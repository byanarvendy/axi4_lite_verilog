==> flow/design.v <==
module axi4_lite_slave (
    input               iCLK, iRST,
    input       [31:0]  iREAD_DATA,
    output              iCE,
    output              iRD,
    output              iWR,
    output      [31:0]  oADDR,
    output      [31:0]  oWRITE_DATA,
    input               s_AWVALID,
    input       [2:0]   s_AWPROT,
    input       [31:0]  s_AWADDR,
    output  reg         s_AWREADY,
    input               s_WVALID,
    input       [3:0]   s_WSTRB,
    input       [31:0]  s_WDATA,
    output  reg         s_WREADY,
    input               s_BREADY,
    output  reg         s_BVALID,
    output  reg [1:0]   s_BRESP,
    input               s_ARVALID,
    input       [2:0]   s_ARPROT,
    input       [31:0]  s_ARADDR,
    output  reg         s_ARREADY,
    input               s_RREADY,
    output  reg         s_RVALID,
    output  reg [31:0]  s_RDATA,
    output  reg [1:0]   s_RRESP
);
    reg [31:0] write_addr;
    reg [31:0] read_addr;
    assign oADDR        = (s_AWVALID) ? s_AWADDR : read_addr;
    assign oWRITE_DATA  = s_WDATA;
    assign iCE          = 1'b1;
    assign iWR          = s_AWVALID & s_WVALID;
    assign iRD          = s_ARVALID;
    always @(posedge iCLK or negedge iRST) begin
        if (!iRST) begin
            s_AWREADY   <= 1'b0;
            s_WREADY    <= 1'b0;
            s_BVALID    <= 1'b0;
            s_BRESP     <= 2'b00;
        end else begin
            s_AWREADY   <= 1'b0;
            s_WREADY    <= 1'b0;
            if (s_AWVALID && s_WVALID && !s_AWREADY && !s_WREADY) begin
                s_AWREADY   <= 1'b1;
                s_WREADY    <= 1'b1;
            end
            if (s_AWREADY && s_WREADY && s_AWVALID && s_WVALID) begin
                write_addr  <= s_AWADDR;
                s_BRESP     <= 2'b00;
                s_BVALID    <= 1'b1;
            end
            if (s_BVALID && s_BREADY) begin
                s_BVALID    <= 1'b0;
            end
        end
    end
    always @(posedge iCLK or negedge iRST) begin
        if (!iRST) begin
            s_ARREADY   <= 1'b0;
            s_RVALID    <= 1'b0;
            s_RRESP     <= 2'b00;
            s_RDATA     <= 32'b0;
            read_addr   <= 32'b0;
        end else begin
            s_ARREADY   <= 1'b0;
            s_RVALID    <= 1'b0;
            if (s_ARVALID && !s_ARREADY) begin
                s_ARREADY   <= 1'b1;
                read_addr   <= s_ARADDR;
            end
            if (s_ARREADY && !s_RVALID) begin
                s_RVALID    <= 1'b1;
                s_RDATA     <= iREAD_DATA;
                s_RRESP     <= 2'b00;  
            end
            if (s_RVALID && s_RREADY) begin
                s_RVALID    <= 1'b0;
            end
            if (!s_ARREADY && !s_RVALID && !s_ARVALID) s_RDATA <= 32'h0;
        end
    end
endmodule
# ---- Tool chain data of axi4_lite_slave
# Tool output for the design above, in the order of the flow.
# Lines are those of the file above, counted from 1.
# Library cell names are shortened.
# A cell with -- has no value.
dict set report setup {
  top_module {axi4_lite_slave}
  clock {iCLK}
  cell_library {sky130hd}
  pvt_corner {tt_025C_1v80}
}

# ---- Elaborated design
# Source: Yosys, flattened and elaborated, memories not mapped. Widths are those after wreduce. Registers that Yosys merges into a memory's read port (data or address) are not register bits. Print and check cells do not count. Equal cells are merged and count once.
dict set report word_totals {
  regBits 68
  output_inout_bits 108
  elab_cells 33
}
dict set report classes {
  muxes 9
  bitwise 1
  n_reduce_logical 17
}
# cell count
set op_table {}
lappend op_table {{two-way mux 32 bit} 3}
lappend op_table {{logical AND 1 bit} 11}
lappend op_table {{two-way mux 1 bit} 6}
lappend op_table {{zero test 1 bit} 4}
lappend op_table {{nonzero test 2 bit} 2}
lappend op_table {{AND 1 bit} 1}

# ---- Longest topological paths
# Longest topological path by Yosys (ltp), each cell counted once; first at word level (registers and memories cut), then after technology mapping (sequential cells cut; the memories' decode and read muxes count).
dict set report depth {
  word_depth 4
  ABC_AREA 0
  mapped_depth 6
  depth_no_buf 3
}

# ---- Netlist
# The flow's flattened synthesis, as Yosys stat reports it; memories are mapped. The netlist is that of the ABC_AREA named above (0 if unset); the other value can give another one.
# The area totals of this step are shown rounded.
# cell_type count type_area_um2
set types {}
lappend types {dfrtp_1 68 1.7E+03}
lappend types {mux2_2 64 720.691}
lappend types {buf_4 39 292.781}
lappend types {a22o_1 32 280.269}
lappend types {buf_6 5 56.304}
lappend types {buf_2 7 35.034}
lappend types {nor2b_1 3 18.768}
lappend types {clkbuf_1 4 15.014}
lappend types {mux2i_1 1 10.01}
lappend types {conb_1 2 7.507}
lappend types {and2_1 1 6.256}
lappend types {or2_1 1 6.256}
lappend types {nand2_1 1 3.754}
dict set report mapped {
  stdcells 228
  area_um2 3150
  seqArea_um2 1700
  ffs 68
}

# ---- Path before layout
# Path of least setup slack by OpenSTA after synthesis, without wires, with an ideal clock, recovery checks aside; 20% of the period is set as input and as output delay. Where synthesis merged equal registers, the netlist keeps one of their names.
dict set report synth_timing {
  path_type {register to register}
  start {register s_ARREADY}
  end {register read_addr[10]}
  period_ns 1.24
  launch_ns 0.000
  arrival_time_ns 1.205
  t_required_ns 1.115
  slack_ns -0.090
  delay_ns 1.330
  path_stages 5
  n_path_buf 2
  synth_period_reached_ns 1.33
}
# "delay_ns" = arrival - input delay + setup time.
# "path_stages" counts driving pins, that of a launching flip-flop among them; a cell with two outputs on the path counts twice.
# "synth_period_reached_ns" is the clock period less the worst setup slack; recovery checks do not enter. This is arithmetic on one report: input and output delays are still those of the set period (20% each).
# The rows between start and end are the longest chain of elaborated cells between them; the timing report does not say that the signal goes this way. Where chains are equally long, one stands for them.
# A line is the first line of the expression or statement that the cell stems from. Yosys adds cells for indexed reads and writes and turns some case tables into memories.
# A register here has more assigning lines than the two given.
dict set report synth_via {
  cell_sequence {dfrtp_1 -> nor2b_1 -> buf_6 -> buf_2 -> mux2_2}
  elab_chain_len 2
}
# element line_no
set synth_rtl {}
lappend synth_rtl {{start, declared} 23} ;# output  reg         s_ARREADY,
lappend synth_rtl {{start, assigned} 61} ;# s_ARREADY   <= 1'b0;
lappend synth_rtl {{start, assigned} 67} ;# s_ARREADY   <= 1'b0;
lappend synth_rtl {{zero test 1 bit} 69} ;# if (s_ARVALID && !s_ARREADY) begin
lappend synth_rtl {{logical AND 1 bit} 69}
lappend synth_rtl {{end, assigned} 65} ;# read_addr   <= 32'b0;
lappend synth_rtl {{end, assigned} 71} ;# read_addr   <= s_ARADDR;
lappend synth_rtl {{end, declared} 30} ;# reg [31:0] read_addr;

# ---- Timing after layout
# Path of least setup slack in the final report of flow run 1 (OpenROAD, finished layout, wires in). Where an end is a register, its clock arrival counts in the times.
dict set report layout_timing {
  path_type {register to output}
  start {register read_addr[25]}
  end {output oADDR[25]}
  period_ns 1.33
  output_delay_ns 0.27
  launch_ns 0.33
  arrival_time_ns 1.15
  t_required_ns 1.06
  slack_ns -0.08
  path_stages 3
  n_path_buf 1
}
# The rows between start and end are the longest chain of elaborated cells between them; the timing report does not say that the signal goes this way. Where chains are equally long, one stands for them.
dict set report layout_via {
  cell_sequence {dfrtp_1 -> mux2_4 -> buf_6}
  elab_chain_len 1
}
# element line_no
set layout_rtl {}
lappend layout_rtl {{start, declared} 30} ;# reg [31:0] read_addr;
lappend layout_rtl {{start, assigned} 65} ;# read_addr   <= 32'b0;
lappend layout_rtl {{start, assigned} 71} ;# read_addr   <= s_ARADDR;
lappend layout_rtl {{two-way mux 32 bit} 31} ;# assign oADDR        = (s_AWVALID) ? s_AWADDR : read_addr;
lappend layout_rtl {{end, declared} 7} ;# output      [31:0]  oADDR,

Ticket comment

axi4_lite_slave through Yosys and OpenROAD on sky130hd: 2 stored runs, unordered, with their settings and measured results. The constraints put input and output delay at 20% of the set period each and load the outputs with 0.01 pF.
"period_reached_ns": clock period set for the run, less the worst setup slack. It is reckoned from that one timing run; input and output delays stay at 20% of the period that was set.
By "worst_setup_path_time_ns" is meant the share of the clock period that the worst setup path is allowed (20% is reserved at inputs, 20% at outputs), minus its slack. Clock arrival times at its registers enter into it.
"design_power_mw" rests on the timing tool's default activity at the inputs, not on a simulated workload.
Values from the reports are rounded here.

# flow run 1
==> flow/run.sh <==
#!/bin/bash
# the make line also repeats the synthesis and layout settings of config.mk as NAME=value (left out here)
make -C /OpenROAD-flow-scripts/flow DESIGN_CONFIG=/design/flow/config.mk WORK_HOME=/design/flow/orfs CLKGATE_MAP_FILE= finish
==> flow/config.mk <==
export PLATFORM = sky130hd
export DESIGN_NAME = axi4_lite_slave
export DESIGN_NICKNAME = axi4_lite_slave
export VERILOG_FILES = /design/flow/design.v
export SDC_FILE = /design/flow/constraint.sdc
export NUM_CORES = 4
export LEC_CHECK = 0
export CAP_MARGIN = 20
export CELL_PAD_IN_SITES_DETAIL_PLACEMENT = 2
export CELL_PAD_IN_SITES_GLOBAL_PLACEMENT = 1
export CORE_ASPECT_RATIO = 1.77
export CORE_MARGIN = 2
export CORE_UTILIZATION = 15
export CTS_CLUSTER_SIZE = 84
export GPL_TIMING_DRIVEN = 1
export PLACE_DENSITY_LB_ADDON = 0.11
export SETUP_SLACK_MARGIN = 0.39
export SLEW_MARGIN = 20
==> flow/constraint.sdc <==
create_clock -name core_clock -period 1.33 [get_ports {iCLK}]
set_input_delay 0.2660 -clock core_clock [delete_from_list [all_inputs] [get_ports {iCLK}]]
set_output_delay 0.2660 -clock core_clock [all_outputs]
set_load 0.01 [all_outputs]

==> flow run 1: results <==
worst_setup_path_time_ns=1.15
worst_path_kind="register to output"
design_die_area_um2=22300
finalCellArea_um2=6030
synthArea_um2=3150
finalUtil_frac=0.292
tns_setup_ns=-3.39
timing.setup.ws_ns=-0.082
period_reached_ns=1.412
design_power_mw=7.13
ws_hold_ns=0.417

# flow run 2
==> flow/run.sh <==
#!/bin/bash
# the make line also repeats the synthesis and layout settings of config.mk as NAME=value (left out here)
make -C /OpenROAD-flow-scripts/flow DESIGN_CONFIG=/design/flow/config.mk WORK_HOME=/design/flow/orfs CLKGATE_MAP_FILE= finish
==> flow/config.mk <==
export PLATFORM = sky130hd
export DESIGN_NAME = axi4_lite_slave
export DESIGN_NICKNAME = axi4_lite_slave
export VERILOG_FILES = /design/flow/design.v
export SDC_FILE = /design/flow/constraint.sdc
export NUM_CORES = 4
export LEC_CHECK = 0
export ABC_AREA = 1
export CAP_MARGIN = 20
export CELL_PAD_IN_SITES_DETAIL_PLACEMENT = 1
export CELL_PAD_IN_SITES_GLOBAL_PLACEMENT = 3
export CORE_ASPECT_RATIO = 0.98
export CORE_MARGIN = 9
export CORE_UTILIZATION = 63
export CTS_CLUSTER_SIZE = 84
export SLEW_MARGIN = 20
==> flow/constraint.sdc <==
create_clock -name core_clock -period 1.34 [get_ports {iCLK}]
set_input_delay 0.2680 -clock core_clock [delete_from_list [all_inputs] [get_ports {iCLK}]]
set_output_delay 0.2680 -clock core_clock [all_outputs]
set_load 0.01 [all_outputs]

==> flow run 2: results <==
outcome="no results, placement failed with GPL-0301"
